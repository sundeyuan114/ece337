==> flow/design.v <==
module controller(
    input logic clk,
    input logic n_rst,
    input logic dr,
    input logic lc,
    input logic overflow,
    output logic cnt_up,
    output logic clear,
    output logic modwait,
    output logic [2:0] op,
    output logic [3:0] src1,
    output logic [3:0] src2,
    output logic [3:0] dest,
    output logic err
);
    localparam NOP = 3'b000;
    localparam COPY = 3'b001;
    localparam LOAD1 = 3'b010;
    localparam LOAD2 = 3'b011;
    localparam ADD = 3'b100;
    localparam SUB = 3'b101;
    localparam MUL = 3'b110;
    typedef enum logic [4:0] { IDLE, load_c1, wait1, 
                                     load_c2, wait2,
                                     load_c3, wait3,
                                     load_c4, 
                store, zero, sort1, sort2, sort3, sort4,
                mul1, add1, mul2, sub1, mul3, add2, mul4, sub2, eidle
                } stateType;  
    logic next_modwait;
    stateType  state;
    stateType  next_state;
always_ff @( posedge clk, negedge n_rst ) begin : flipflop
    if(n_rst == 0) begin
        state <= IDLE;
        modwait <= 0;
    end
    else begin
        state <= next_state;
        modwait <= next_modwait;
    end
end
always_comb begin : next_state_logic
    next_state = state;
    next_modwait = 0;
    case(state)
        IDLE: begin        
            if (lc) begin 
                next_modwait = 1;
                next_state = load_c1;
            end
            else if (dr) begin
                next_modwait = 1;
                next_state = store;
            end
        end
        load_c1: begin                       
            next_state = wait1;
        end
        wait1: begin
            if (lc) begin
                next_state = load_c2;   
                next_modwait = 1;
            end
        end
        load_c2: begin                       
            next_state = wait2;
        end
        wait2: begin
            if (lc) begin
                next_state = load_c3;
                next_modwait = 1;
            end
        end
        load_c3: begin                       
            next_state = wait3;
        end
        wait3: begin
            if (lc) begin
                next_state = load_c4;
                next_modwait = 1;
            end
        end
        load_c4: begin                       
            next_state = IDLE;
        end
        store: begin
            next_state = (!dr) ? eidle : zero; 
            next_modwait = (!dr) ? 0 : 1; 
        end
        zero : begin
            next_state = sort1; 
            next_modwait = 1; 
        end
        sort1: begin
            next_state = sort2;
            next_modwait = 1; 
        end
        sort2: begin
            next_state = sort3;
            next_modwait = 1; 
        end
        sort3: begin 
            next_state = sort4;
            next_modwait = 1;
        end
        sort4: begin 
            next_state = mul1;
            next_modwait = 1;
        end
        mul1 : begin
            next_state = overflow ? eidle : add1;
            next_modwait = overflow ? 0 : 1;
        end
        add1 : begin 
            next_state = overflow ? eidle : mul2;
            next_modwait = overflow ? 0 : 1;
        end
        mul2 : begin
            next_state = overflow ? eidle : sub1;
            next_modwait = overflow ? 0 : 1;
        end
        sub1 : begin
            next_state = overflow ? eidle : mul3;
            next_modwait = overflow ? 0 : 1;
        end
        mul3 : begin
            next_state = overflow ? eidle : add2;
            next_modwait = overflow ? 0 : 1;
        end
        add2 : begin
            next_state = overflow ? eidle : mul4;
            next_modwait = overflow ? 0 : 1;
        end
        mul4 : begin
            next_state = overflow ? eidle : sub2;
            next_modwait = overflow ? 0 : 1;
        end
        sub2 : begin 
            next_state = overflow ? eidle : IDLE;
            next_modwait = 0;  
        end
        eidle: begin
            if (lc) begin
                next_state = load_c1;
                next_modwait = 1;
            end
            else if (dr) begin
                next_state = store;
                next_modwait = 1;
            end
        end
    endcase    
end
logic [3:0] temp;
assign cnt_up = temp[3];
assign clear = temp[2];
assign err = temp[0];
always_comb begin
    temp = '0;
    op = NOP;
    src1 = '0;
    src2 = '0;
    dest = '0;
    case(state)
        load_c1: begin
            op = LOAD2;
            dest = 4'd4;
            temp = 4'b0110;
        end
        load_c2: begin
            op = LOAD2;
            dest = 4'd5;
            temp = 4'b0110;
        end
        load_c3: begin
            op = LOAD2;
            dest = 4'd7;
            temp = 4'b0110;
        end
        load_c4: begin
            op = LOAD2;
            dest = 4'd8;
            temp = 4'b0110;
        end
        store  : begin         
            op = LOAD1;
            dest = 4'd3;
            temp = 4'b1010;
        end
        zero   : begin
            src1 = 4'd1;
            src2 = 4'd1;
            dest = 4'd0;
            op = SUB;
            temp = 4'b0010;
        end
        sort1   : begin
            src1 = 4'd2;
            dest = 4'd1;
            op = COPY;
            temp = 4'b0010;
        end
        sort2   : begin
            src1 = 4'd9;
            dest = 4'd2;
            op = COPY;
            temp = 4'b0010;
        end
        sort3   : begin
            src1 = 4'd10;
            dest = 4'd9;
            op = COPY;
            temp = 4'b0010;
        end
        sort4   : begin
            src1 = 4'd3;
            dest = 4'd10;
            op = COPY;
            temp = 4'b0010;
        end
        mul1   : begin
            src1 = 4'd1;
            src2 = 4'd4;
            dest = 4'd6;
            op = MUL;
            temp = 4'b0010;
        end
        add1   : begin
            src1 = 4'd0;
            src2 = 4'd6;
            dest = 4'd0;
            op = ADD;
            temp = 4'b0010;
        end
        mul2   : begin
            src1 = 4'd2;
            src2 = 4'd5;
            dest = 4'd6;
            op = MUL;
            temp = 4'b0010;
        end
        sub1   : begin
            src1 = 4'd0;
            src2 = 4'd6;
            dest = 4'd0;
            op = SUB;
            temp = 4'b0010;
        end
        mul3   : begin
            src1 = 4'd7;
            src2 = 4'd9;
            dest = 4'd6;
            op = MUL;
            temp = 4'b0010;
        end
        add2   : begin
            src1 = 4'd0;
            src2 = 4'd6;
            dest = 4'd0;
            op = ADD;
            temp = 4'b0010;
        end
        mul4   : begin
            src1 = 4'd8;
            src2 = 4'd10;
            dest = 4'd6;
            op = MUL;
            temp = 4'b0010;
        end
        sub2   : begin
            src1 = 4'd0;
            src2 = 4'd6;
            dest = 4'd0;
            op = SUB;
            temp = 4'b0010;
        end
        eidle   : begin
            temp = 4'b0001;
        end
    endcase
end 
endmodule
==> Tool chain data of controller <==
Tool output for the design above, in the order of the flow.
Lines are those of the file above, counted from 1.
Operators carry their Yosys type and port widths (W data, S select, Z words).
{ "inputs": {"top": "controller", "clk_port": "clk", "cell_library": "sky130hd", "corner": "tt_025C_1v80"} }

==> Word level <==
Counts by Yosys on the flattened word-level netlist (proc, flatten, opt, wreduce; memories kept). Register bits leave out memories and registers merged into their read ports (data or address). Print and check cells are left out.
Memory sizes are those after Yosys's memory passes, which may raise the word count (mostly to a power of two), join words into wider ones and drop unused or constant bits.
{ "word_totals": {"reg_bits": 6, "latchBits": 0, "ramBits": 0, "romBits": 608, "clocked_rd_ports_x_width": 0, "mem_count": 1, "input_bits": 5, "out_inout_bits": 19} }
{ "op_classes": {"add_sub_neg": 0, "n_mul": 0, "div_mod_pow": 0, "compare": 0, "equal": 26, "shifts": 0, "mux": 21, "bitwise": 0, "reduce_logical": 7} }
{ "memory_table": {"columns": ["name", "words", "word_bits", "read_ports", "wr", "line_no", "source"], "rows": [
  ["(no name shown)", 32, 19, 1, 0, 165, "case(state)"]
]} }
{ "op_table": {"columns": ["cell", "n"], "rows": [
  ["$pmux W5 S22", 1],
  ["$eq A5 B4 Y1 const B", 8],
  ["$mux W5", 8],
  ["$eq A5 B5 Y1 const B", 7],
  ["$reduce_bool A23 Y1", 1],
  ["$eq A5 B3 Y1 const B", 4],
  ["$mux W3", 4],
  ["$eq A5 B2 Y1 const B", 2],
  ["$reduce_or A7 Y1", 1],
  ["$ne A2 B2 Y1 const B", 3],
  ["$eq A5 B1 Y1 const B", 1],
  ["$logic_not A5 Y1", 1],
  ["$reduce_and A5 Y1", 1],
  ["$reduce_or A5 Y1", 1],
  ["$pmux W1 S5", 1],
  ["$mux W1", 5],
  ["$mux W2", 2],
  ["$ne A3 B1 Y1 const B", 1],
  ["$reduce_or A3 Y1", 1],
  ["$reduce_or A2 Y1", 1]
]} }

==> Depth <==
Yosys ltp: most cells in a row. Word level: on the elaborated netlist, between registers, memories and ports. Mapped: between sequential cells and ports; inverters and the memories' decode and read muxes count.
{ "depth": {"depth_word": 4, "ABC_AREA": 0, "depth_mapped": 8, "depth_no_buf": 7} }

==> Synthesis result <==
Yosys stat after the flow's synthesis: flattened, memories mapped to cells. It holds for the ABC_AREA given above (unset counts as 0); a run with the other value may have another netlist.
Totals and module areas in this step are rounded.
{ "mapped": {"stdcells": 151, "synth_area_um2": 1100, "ff_cells": 6, "buffers": 13} }
{ "types": {"columns": ["type", "n"], "rows": [
  ["sky130_fd_sc_hd__dfrtp_1", 6],
  ["sky130_fd_sc_hd__o21ai_0", 14],
  ["sky130_fd_sc_hd__ha_1", 5],
  ["sky130_fd_sc_hd__nand2_1", 15],
  ["sky130_fd_sc_hd__nor2_1", 13],
  ["sky130_fd_sc_hd__a21oi_1", 8],
  ["sky130_fd_sc_hd__nand2b_1", 6],
  ["sky130_fd_sc_hd__o22ai_1", 6],
  ["sky130_fd_sc_hd__a22o_1", 4],
  ["sky130_fd_sc_hd__mux2i_1", 3],
  ["sky130_fd_sc_hd__a2bb2oi_4", 1],
  ["sky130_fd_sc_hd__nor2b_1", 4],
  ["sky130_fd_sc_hd__a211oi_1", 3],
  ["sky130_fd_sc_hd__a22oi_1", 3],
  ["sky130_fd_sc_hd__and2b_1", 3],
  ["sky130_fd_sc_hd__clkbuf_1", 6],
  ["sky130_fd_sc_hd__nand3b_1", 3],
  ["sky130_fd_sc_hd__o221a_2", 2]
]} }
Not listed: further types 32, cells in them 46.

==> Timing after synthesis <==
OpenSTA on the mapped netlist: ideal clock, no wires. The path of least setup slack (recovery checks aside). Input and output delay are each 20% of the period. Register names are those of the netlist, which keeps one name where synthesis merged equal registers.
{ "synth_timing": {"kind": "reg-to-reg", "start": "register state[0]", "end": "register state[1]", "period_ns": 2.0, "setup_time_ns": 0.086, "t_first_pin_ns": 0.000, "t_arrival_ns": 1.967, "setup_slack_ns": -0.052, "delay_ns": 2.053, "path_stages": 8, "n_path_buf": 0, "synth_period_reached_ns": 2.052} }
"delay_ns" is the arrival time less input delay plus setup time.
"path_stages" counts driving pins, that of a launching flip-flop among them; a cell with two outputs on the path counts twice.
"synth_period_reached_ns" = period - worst setup slack (recovery checks aside). The figure is calculated, with input and output delays left at 20% of the set period.
The rows between start and end are the longest chain of elaborated cells between them; the timing report does not say that the signal goes this way. Where chains are equally long, one stands for them.
A line is the first line of the expression or statement that the cell stems from. Yosys adds cells for indexed reads and writes and turns some case tables into memories.
{ "synth_via": {"cell_sequence": "sky130_fd_sc_hd__dfrtp_1 > sky130_fd_sc_hd__inv_1 > sky130_fd_sc_hd__ha_1 > sky130_fd_sc_hd__nand2b_1 > sky130_fd_sc_hd__o221a_2 > sky130_fd_sc_hd__nor2_1 > sky130_fd_sc_hd__or4b_1 > sky130_fd_sc_hd__a32oi_1", "elab_chain_cells": 4, "cone_cells": 31, "lines_between": 1, "cone_classes": "26 x eq/ne; 1 x mux; 4 x reduce/logical"} }
{ "synth_rtl": {"columns": ["item", "line_no", "source"], "rows": [
  ["start: declaration", 31, "stateType  state;"],
  ["start: assignment", 35, "state <= IDLE;"],
  ["start: assignment", 39, "state <= next_state;"],
  ["$eq A5 B5 Y1", 46, "case(state)"],
  ["$reduce_or A2 Y1", null, null],
  ["$ne A3 B1 Y1", null, null],
  ["$reduce_and A5 Y1", null, null],
  ["end: assignment", 35, null],
  ["end: assignment", 39, null],
  ["end: declaration", 31, null]
]} }

==> Timing after layout <==
From the final timing report of record 1: the path of least setup slack in the routed layout; clock arrival at registers is part of the times.
{ "layout_timing": {"kind": "reg-to-output", "start": "register state[0]", "end": "output dest[0]", "period_ns": 3.99, "out_delay_ns": 0.80, "t_first_pin_ns": 0.27, "t_arrival_ns": 2.64, "setup_slack_ns": 0.55, "path_stages": 7, "n_path_buf": 1} }
The rows between start and end are the longest chain of elaborated cells between them; the timing report does not say that the signal goes this way. Where chains are equally long, one stands for them.
The chain passes a memory read, where the word-level depth is cut; so it can be longer than that depth.
{ "layout_via": {"cell_sequence": "sky130_fd_sc_hd__dfrtp_1 > sky130_fd_sc_hd__inv_1 > sky130_fd_sc_hd__ha_4 > sky130_fd_sc_hd__nand2b_1 > sky130_fd_sc_hd__o21ai_0 > sky130_fd_sc_hd__a211oi_1 > sky130_fd_sc_hd__clkdlybuf4s50_1", "elab_chain_cells": 1, "cone_cells": 1, "lines_between": 1, "cone_classes": "1 x memory"} }
{ "layout_rtl": {"columns": ["item", "line_no", "source"], "rows": [
  ["start: declaration", 31, "stateType  state;"],
  ["start: assignment", 35, "state <= IDLE;"],
  ["start: assignment", 39, "state <= next_state;"],
  ["$mem_v2 Z32 W19", 165, "case(state)"],
  ["end: declaration", 13, "output logic [3:0] dest,"]
]} }

Lab notebook: controller

Measured results for controller: 2 stored runs of the Yosys and OpenROAD flow on sky130hd. The settings differ; the order carries no meaning. The constraints put input and output delay at 20% of the set period each and load the outputs with 0.01 pF.
"achieved_clock_period_ns" is the run's clock period less its worst setup slack. It is reckoned from that one timing run; input and output delays stay at 20% of the period that was set.
"worst_path_allowed_less_slack_ns" means the part of the period allowed to the worst setup path (the constraints hold back 20% at inputs and 20% at outputs) less its slack; where the path has registers, the arrival times of their clocks count too.
"totalPower_mw" rests on the timing tool's default activity at the inputs, not on a simulated workload.
Values from the reports are rounded here.
[
  {
    "run": "record 1",
    "settings": { "period_ns": 3.99, "CORE_UTILIZATION": 31, "SETUP_SLACK_MARGIN": 0.43, "PLACE_DENSITY": 0.64, "CELL_PAD_IN_SITES_GLOBAL_PLACEMENT": 2, "CELL_PAD_IN_SITES_DETAIL_PLACEMENT": 1, "TNS_END_PERCENT": 70, "GPL_ROUTABILITY_DRIVEN": 0, "CTS_CLUSTER_DIAMETER": 254, "MIN_ROUTING_LAYER": "met2", "MAX_ROUTING_LAYER": "met4", "CAP_MARGIN": 20, "CORE_MARGIN": 2, "SLEW_MARGIN": 20 },
    "results": { "achieved_clock_period_ns": 3.437, "setup_ws_ns": 0.55, "totalPower_mw": 1.5, "worst_hold_slack_ns": 0.74, "stdcell_area_um2": 1400, "design.die.area_um2": 4100, "synthesis_area_um2": 1100, "tns_ns": 0.000, "finish.utilization_pct": 41, "worst_path_allowed_less_slack_ns": 2.64, "critical_path_type": "reg-to-output" }
  },
  {
    "run": "record 2",
    "settings": { "period_ns": 4.04, "CORE_UTILIZATION": 62, "SETUP_SLACK_MARGIN": 0.01, "PLACE_DENSITY_LB_ADDON": 0.19, "CORE_MARGIN": 4, "CELL_PAD_IN_SITES_GLOBAL_PLACEMENT": 0, "TNS_END_PERCENT": 70, "ABC_AREA": 1, "CAP_MARGIN": 20, "SLEW_MARGIN": 20 },
    "results": { "stdcell_area_um2": 1400, "setup_ws_ns": 0.87, "worst_hold_slack_ns": 0.64, "tns_ns": 0.000, "synthesis_area_um2": 1200, "totalPower_mw": 1.2, "finish.utilization_pct": 80, "worst_path_allowed_less_slack_ns": 2.36, "critical_path_type": "reg-to-output", "design.die.area_um2": 2600, "achieved_clock_period_ns": 3.172 }
  }
]
