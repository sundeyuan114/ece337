==> flow/design.v <==
module ahb_lite_slave (
    input logic clk,
    input logic n_rst,
    output logic [15:0] sample_data,
    output logic data_ready,
    output logic new_coefficient_set,
    input logic [1:0] coefficient_num,
    output logic [15:0] fir_coefficient,
    input logic modwait,
    input logic [15:0] fir_out,
    input logic err,
    input logic hsel,
    input logic [3:0] haddr,
    input logic hsize,
    input logic [1:0] htrans,
    input logic hwrite,
    input logic [15:0] hwdata,
    output logic [15:0] hrdata,
    output logic hresp,
    input logic coef_clear
);
localparam IDLE = 2'd0;
localparam DELAY_BURST = 2'd1;  
localparam NON_SEQ = 2'd2;
localparam SEQ_BURST = 2'd3;    
logic fb_hsel;  
logic [1:0] fb_htrans;
logic [3:0] fb_haddr;
logic fb_hsize;
logic fb_hwrite;
logic [15:0] next_sample_data;
logic [15:0] f0_reg;
logic [15:0] f1_reg;
logic [15:0] f2_reg;
logic [15:0] f3_reg;
logic [15:0] next_f0;
logic [15:0] next_f1;
logic [15:0] next_f2;
logic [15:0] next_f3;
logic [7:0] new_coef;
logic [7:0] next_new_coef;
logic next_data_ready;
logic [15:0] status_reg;
assign busy = modwait || new_coefficient_set;
always_ff @(posedge clk, negedge n_rst ) begin : combMux_flipflops
    if (n_rst == 0) begin
        fb_hsel <= '0;
        fb_htrans <= '0;
        fb_haddr <= '0;
        fb_hsize <= '0;
        fb_hwrite <= '0;
    end
    else begin
        fb_hsel <= hsel;
        fb_htrans <= htrans;
        fb_haddr <= haddr;
        fb_hsize <= hsize;
        fb_hwrite <= hwrite;
    end
end
always_ff @(posedge clk, negedge n_rst ) begin : memoryMux
    if (n_rst == 0) begin
        sample_data <= '0;
        f0_reg <= '0;
        f1_reg <= '0;
        f2_reg <= '0;
        f3_reg <= '0;
        new_coef <= '0;
        data_ready <= 0;
    end
    else begin
        sample_data <= next_sample_data;
        f0_reg <= next_f0;
        f1_reg <= next_f1;
        f2_reg <= next_f2;
        f3_reg <= next_f3;
        new_coef <= next_new_coef;
        data_ready <= next_data_ready;
    end
end
always_comb begin : writeMux
    next_data_ready = data_ready;        
    next_sample_data = sample_data;      
    next_f0 = f0_reg;                    
    next_f1 = f1_reg;                    
    next_f2 = f2_reg;                    
    next_f3 = f3_reg;                    
    next_new_coef = new_coef;            
    new_coefficient_set = new_coef[0];
    if (fb_hsel && fb_hwrite && fb_htrans == NON_SEQ)begin
        if(fb_hsize == 0) begin 
            case (fb_haddr)
                4'h4: next_sample_data = {sample_data[15:8], hwdata[7:0]};
                4'h5: next_sample_data = {hwdata[7:0], sample_data[7:0]};
                4'h6: next_f0 = {f0_reg[15:8], hwdata[7:0]};
                4'h7: next_f0 = {hwdata[7:0], f0_reg[7:0]};
                4'h8: next_f1 = {f1_reg[15:8], hwdata[7:0]};
                4'h9: next_f1 = {hwdata[7:0], f1_reg[7:0]};
                4'hA: next_f2 = {f2_reg[15:8], hwdata[7:0]};
                4'hB: next_f2 = {hwdata[7:0], f2_reg[7:0]};
                4'hC: next_f3 = {f3_reg[15:8], hwdata[7:0]};
                4'hD: next_f3 = {hwdata[7:0], f3_reg[7:0]};
                4'hE: next_new_coef = hwdata[7:0];
            endcase
        end
        else begin             
            case (fb_haddr)
                4'h4: next_sample_data = hwdata;
                4'h5: next_sample_data = hwdata;
                4'h6: next_f0 = hwdata;
                4'h7: next_f0 = hwdata;
                4'h8: next_f1 = hwdata;
                4'h9: next_f1 = hwdata;
                4'hA: next_f2 = hwdata;
                4'hB: next_f2 = hwdata;
                4'hC: next_f3 = hwdata;
                4'hD: next_f3 = hwdata;
                4'hE: next_new_coef = hwdata[7:0]; 
            endcase
        end
    end
    if (coef_clear) begin
        next_new_coef = '0;
    end
    case (coefficient_num)
        2'h0: fir_coefficient = f0_reg;
        2'h1: fir_coefficient = f1_reg;
        2'h2: fir_coefficient = f2_reg;
        2'h3: fir_coefficient = f3_reg;
    endcase
    if (modwait) begin
        next_data_ready = '0;
    end  
    else if ((fb_haddr[3:1] == 3'b010) && fb_hwrite && fb_hsel && fb_htrans == NON_SEQ) begin
        next_data_ready = 1;
    end
end
always_comb begin : errlogic
    hresp = 0;
    if (haddr == 4'hf) begin
        hresp = 1;
    end
    if (hwrite && (haddr <= 4'h3)) begin
        hresp = 1;
    end
end
always_comb begin
    hrdata = '0;
    if(fb_hsel && ~fb_hwrite && fb_htrans == NON_SEQ) begin
        if (fb_hsize == 0) begin  
            case(fb_haddr)
                4'h0: hrdata = {8'd0, status_reg[7:0]};
                4'h1: hrdata = {8'd0, status_reg[15:8]};
                4'h2: hrdata = {8'd0, fir_out[7:0]};
                4'h3: hrdata = {8'd0, fir_out[15:8]};
                4'h4: hrdata = {8'd0, sample_data[7:0]};
                4'h5: hrdata = {8'd0, sample_data[15:8]};
                4'h6: hrdata = {8'd0, f0_reg[7:0]};
                4'h7: hrdata = {8'd0, f0_reg[15:8]};
                4'h8: hrdata = {8'd0, f1_reg[7:0]};
                4'h9: hrdata = {8'd0, f1_reg[15:8]};
                4'hA: hrdata = {8'd0, f2_reg[7:0]};
                4'hB: hrdata = {8'd0, f2_reg[15:8]};
                4'hC: hrdata = {8'd0, f3_reg[7:0]};
                4'hD: hrdata = {8'd0, f3_reg[15:8]};
                4'hE: hrdata = new_coef[7:0];
                4'hF: hrdata = '0;
                default: hrdata = '0;
            endcase 
        end
        else begin
            case(fb_haddr)
                4'h0: hrdata = status_reg;
                4'h1: hrdata = status_reg;
                4'h2: hrdata = fir_out;
                4'h3: hrdata = fir_out;
                4'h4: hrdata = sample_data;
                4'h5: hrdata = sample_data;
                4'h6: hrdata = f0_reg;
                4'h7: hrdata = f0_reg;
                4'h8: hrdata = f1_reg;
                4'h9: hrdata = f1_reg;
                4'hA: hrdata = f2_reg;
                4'hB: hrdata = f2_reg;
                4'hC: hrdata = f3_reg;
                4'hD: hrdata = f3_reg;
                4'hE: hrdata = {8'd0, new_coef[7:0]};
                4'hF: hrdata = '0;
                default: hrdata = '0;
            endcase
        end
    end
end
assign status_reg = {7'b0, err, 7'b0, busy};
endmodule
From RTL to reports: ahb_lite_slave

What the tools print for ahb_lite_slave, step after step.
Line numbers count from 1 in the design file above.
Operators: Yosys type, input widths -> output width; for muxes data width and select width s.
Library cell names are shortened.
Not given: --

Design top: ahb_lite_slave
Clock input: clk
Library: sky130hd
Corner: tt_025C_1v80

Word level

Source: Yosys, flattened and elaborated, memories not mapped. Widths are those after wreduce. Registers that Yosys merges into a memory's read port (data or address) are not register bits. Print and check cells do not count. Equal cells are merged and count once.

Input bits: 48
Word-level cells: 124
Output and inout port bits: 51
Register bits: 98

Equal/unequal tests: 37
Bitwise logic cells: 1
Reduce/logical cells: 41
Multiplexer cells: 27
Order comparisons: 1

Operators with widths:

| operator           | number |
| $pmux 16 s16       | 1 |
| $mux 16            | 12 |
| $pmux 16 s2        | 5 |
| $pmux 16 s9        | 1 |
| $pmux 16 s4        | 1 |
| $reduce_and 4->1   | 10 |
| $eq 4x4->1 const B | 9 |
| $ne 2x2->1 const B | 15 |
| $reduce_bool 2->1  | 12 |
| $mux 8             | 3 |
| $eq 4x3->1 const B | 4 |
| $reduce_or 2->1    | 7 |
| $logic_and 1x1->1  | 8 |
| $eq 4x2->1 const B | 2 |
| $eq 2x2->1 const B | 3 |
| $eq 4x1->1 const B | 1 |
| $le 4x2->1 const B | 1 |
| $logic_not 4->1    | 1 |
| $mux 1             | 4 |
| $eq 3x2->1 const B | 1 |
| $ne 3x2->1 const B | 1 |
| $eq 2x1->1 const B | 1 |
| $logic_not 2->1    | 1 |
| $reduce_and 2->1   | 1 |
| $logic_or 1x1->1   | 1 |
| $not 1->1          | 1 |

Logic depth

Depth = most cells in a row (Yosys ltp): at word level without a register or memory, in the mapped netlist without a sequential cell, where the memories' decode and read muxes count.

Depth in word-level cells: 6
ABC_AREA: 0
Depth in mapped cells: 8

Netlist

Source: synth_stat.txt of the flow (Yosys; design flattened, memories mapped). It holds for the ABC_AREA given above (unset counts as 0); a run with the other value may have another netlist.
Totals and module areas in this step are rounded.

Cell types:

| cell type | number | area in all (um^2) |
| dfrtp_1   | 98     | 2.45E+03 |
| a21oi_1   | 96     | 480.461 |
| mux4_2    | 19     | 427.91 |
| nand2_1   | 73     | 274.013 |
| nor2_1    | 59     | 221.462 |
| nand3_1   | 43     | 215.206 |
| a221oi_1  | 21     | 183.926 |
| mux2_2    | 13     | 146.39 |
| o21ai_0   | 26     | 130.125 |
| a22o_1    | 14     | 122.618 |
| a22oi_1   | 15     | 112.608 |
| buf_2     | 21     | 105.101 |
| buf_6     | 8      | 90.086 |
| mux2_1    | 8      | 90.086 |
| mux2i_1   | 9      | 90.086 |
| a32oi_1   | 10     | 87.584 |
| a31oi_1   | 13     | 81.328 |
| buf_4     | 10     | 75.072 |

Other cell types: 53; their cells: 149.

Cells in the netlist: 705
Flip-flops: 98
Synthesis area: 0.00648 mm^2

Timing after synthesis

OpenSTA on the mapped netlist: ideal clock, no wires. The path of least setup slack (recovery checks aside). Input and output delay are each 20% of the period. Register names are those of the netlist, which keeps one name where synthesis merged equal registers.

Kind: register to output
From: register fb_haddr[3]
To: output hrdata[4]
Time at the first pin: 0.000 ns
Buffers on the path: 2
Setup slack: 0.368 ns
Driving pins on the path: 8
Output delay: 0.494 ns
Arrival time: 1.608 ns
Period: 2.47 ns
Path delay: 1.608 ns
Synthesis period reached: 2.102 ns

"path delay" = arrival - input delay + setup time.
A path that ends at an output port has no setup time.
"driving pins on the path" counts driving pins, that of a launching flip-flop among them; a cell with two outputs on the path counts twice.
"synthesis period reached" is the clock period less the worst setup slack; recovery checks do not enter. This is arithmetic on one report: input and output delays are still those of the set period (20% each).
The rows between start and end are the longest chain of elaborated cells between them; the timing report does not say that the signal goes this way. Where chains are equally long, one stands for them.
A line is the first line of the expression or statement that the cell stems from. Yosys adds cells for indexed reads and writes and turns some case tables into memories.

Cells stage by stage: dfrtp_1 -> buf_6 -> buf_6 -> and3b_4 -> a22oi_2 -> o22ai_1 -> nor3_1 -> a211oi_1
Length of the longest elaborated chain: 5

RTL lines, path after synthesis:

| what               | line | RTL |
| start: declaration | 28   | `logic [3:0] fb_haddr;` |
| start: assignment  | 49   | `fb_haddr <= '0;` |
| start: assignment  | 56   | `fb_haddr <= haddr;` |
| $eq 4x4->1         | 172  | `case(fb_haddr)` |
| $reduce_or 2->1    | --   |  |
| $pmux 16 s9        | 172  |  |
| $mux 16            | 150  | `if (fb_hsize == 0) begin` |
| $mux 16            | 149  | `if(fb_hsel && ~fb_hwrite && fb_htrans == NON_SEQ) begin` |
| end: declaration   | 18   | `output logic [15:0] hrdata,` |

Path in the finished layout

Path of least setup slack in the final report of run A (OpenROAD, finished layout, wires in). Where an end is a register, its clock arrival counts in the times.

Kind: register to output
From: register fb_haddr[1]
To: output hrdata[6]
Buffers on the path: 3
Time at the first pin: 0.35 ns
Arrival time: 2.33 ns
Output delay: 0.51 ns
Setup slack: -0.28 ns
Driving pins on the path: 9
Period: 2.56 ns

The rows between start and end are the longest chain of elaborated cells between them; the timing report does not say that the signal goes this way. Where chains are equally long, one stands for them.

Cells stage by stage: dfrtp_2 -> buf_12 -> nor3b_4 -> buf_4 -> a22oi_2 -> o22ai_2 -> a2111oi_4 -> nor2_2 -> buf_2
Length of the longest elaborated chain: 5

RTL lines, path post-layout:

| what               | line | RTL |
| start: declaration | 28   | `logic [3:0] fb_haddr;` |
| start: assignment  | 49   | `fb_haddr <= '0;` |
| start: assignment  | 56   | `fb_haddr <= haddr;` |
| $eq 4x4->1         | 172  | `case(fb_haddr)` |
| $reduce_or 2->1    | --   |  |
| $pmux 16 s9        | 172  |  |
| $mux 16            | 150  | `if (fb_hsize == 0) begin` |
| $mux 16            | 149  | `if(fb_hsel && ~fb_hwrite && fb_htrans == NON_SEQ) begin` |
| end: declaration   | 18   | `output logic [15:0] hrdata,` |

Add stored flow runs of ahb_lite_slave

2 stored runs of ahb_lite_slave in the flow (synthesis by Yosys, layout by OpenROAD, sky130hd cells), in arbitrary order. Constraints: input delay and output delay 20% of the set period each, output load 0.01 pF.
"period reached" is the run's clock period less its worst setup slack. It is reckoned from that one timing run; input and output delays stay at 20% of the period that was set.
"worst setup path time" = time allowed to the worst setup path (clock period - input delay - output delay, where it has them) - its slack; a late launch clock adds to it, a late capture clock takes from it.
"total power after layout" rests on the timing tool's default activity at the inputs, not on a simulated workload.
Results are given in rounded form.
Among the settings, n/a means not set for that run.

| setting or result                       | run A              | run B              |
| period_ns                               | 2.56               | 2.09               |
| CORE_UTILIZATION                        | 57                 | 40                 |
| SETUP_SLACK_MARGIN                      | 0.22               | n/a                |
| PLACE_DENSITY_LB_ADDON                  | 0.25               | n/a                |
| CORE_MARGIN                             | 5                  | 2                  |
| GPL_ROUTABILITY_DRIVEN                  | 0                  | n/a                |
| CAP_MARGIN                              | 20                 | 20                 |
| SLEW_MARGIN                             | 20                 | 20                 |
| worst setup slack after layout (ns)     | -0.278             | -0.550             |
| total power after layout (W)            | 0.00501            | 0.00652            |
| post-route setup TNS (ns)               | -1.64              | -6.77              |
| worst setup path time (ns)              | 2.33               | 2.22               |
| type of the worst setup path            | register to output | register to output |
| die footprint (mm^2)                    | 0.0136             | 0.0172             |
| mapped cell area after synthesis (mm^2) | 0.00648            | 0.00648            |
| post-route utilization (%)              | 81.7               | 63.6               |
| period reached (ns)                     | 2.838              | 2.640              |
| standard-cell area after layout (mm^2)  | 0.00921            | 0.0101             |
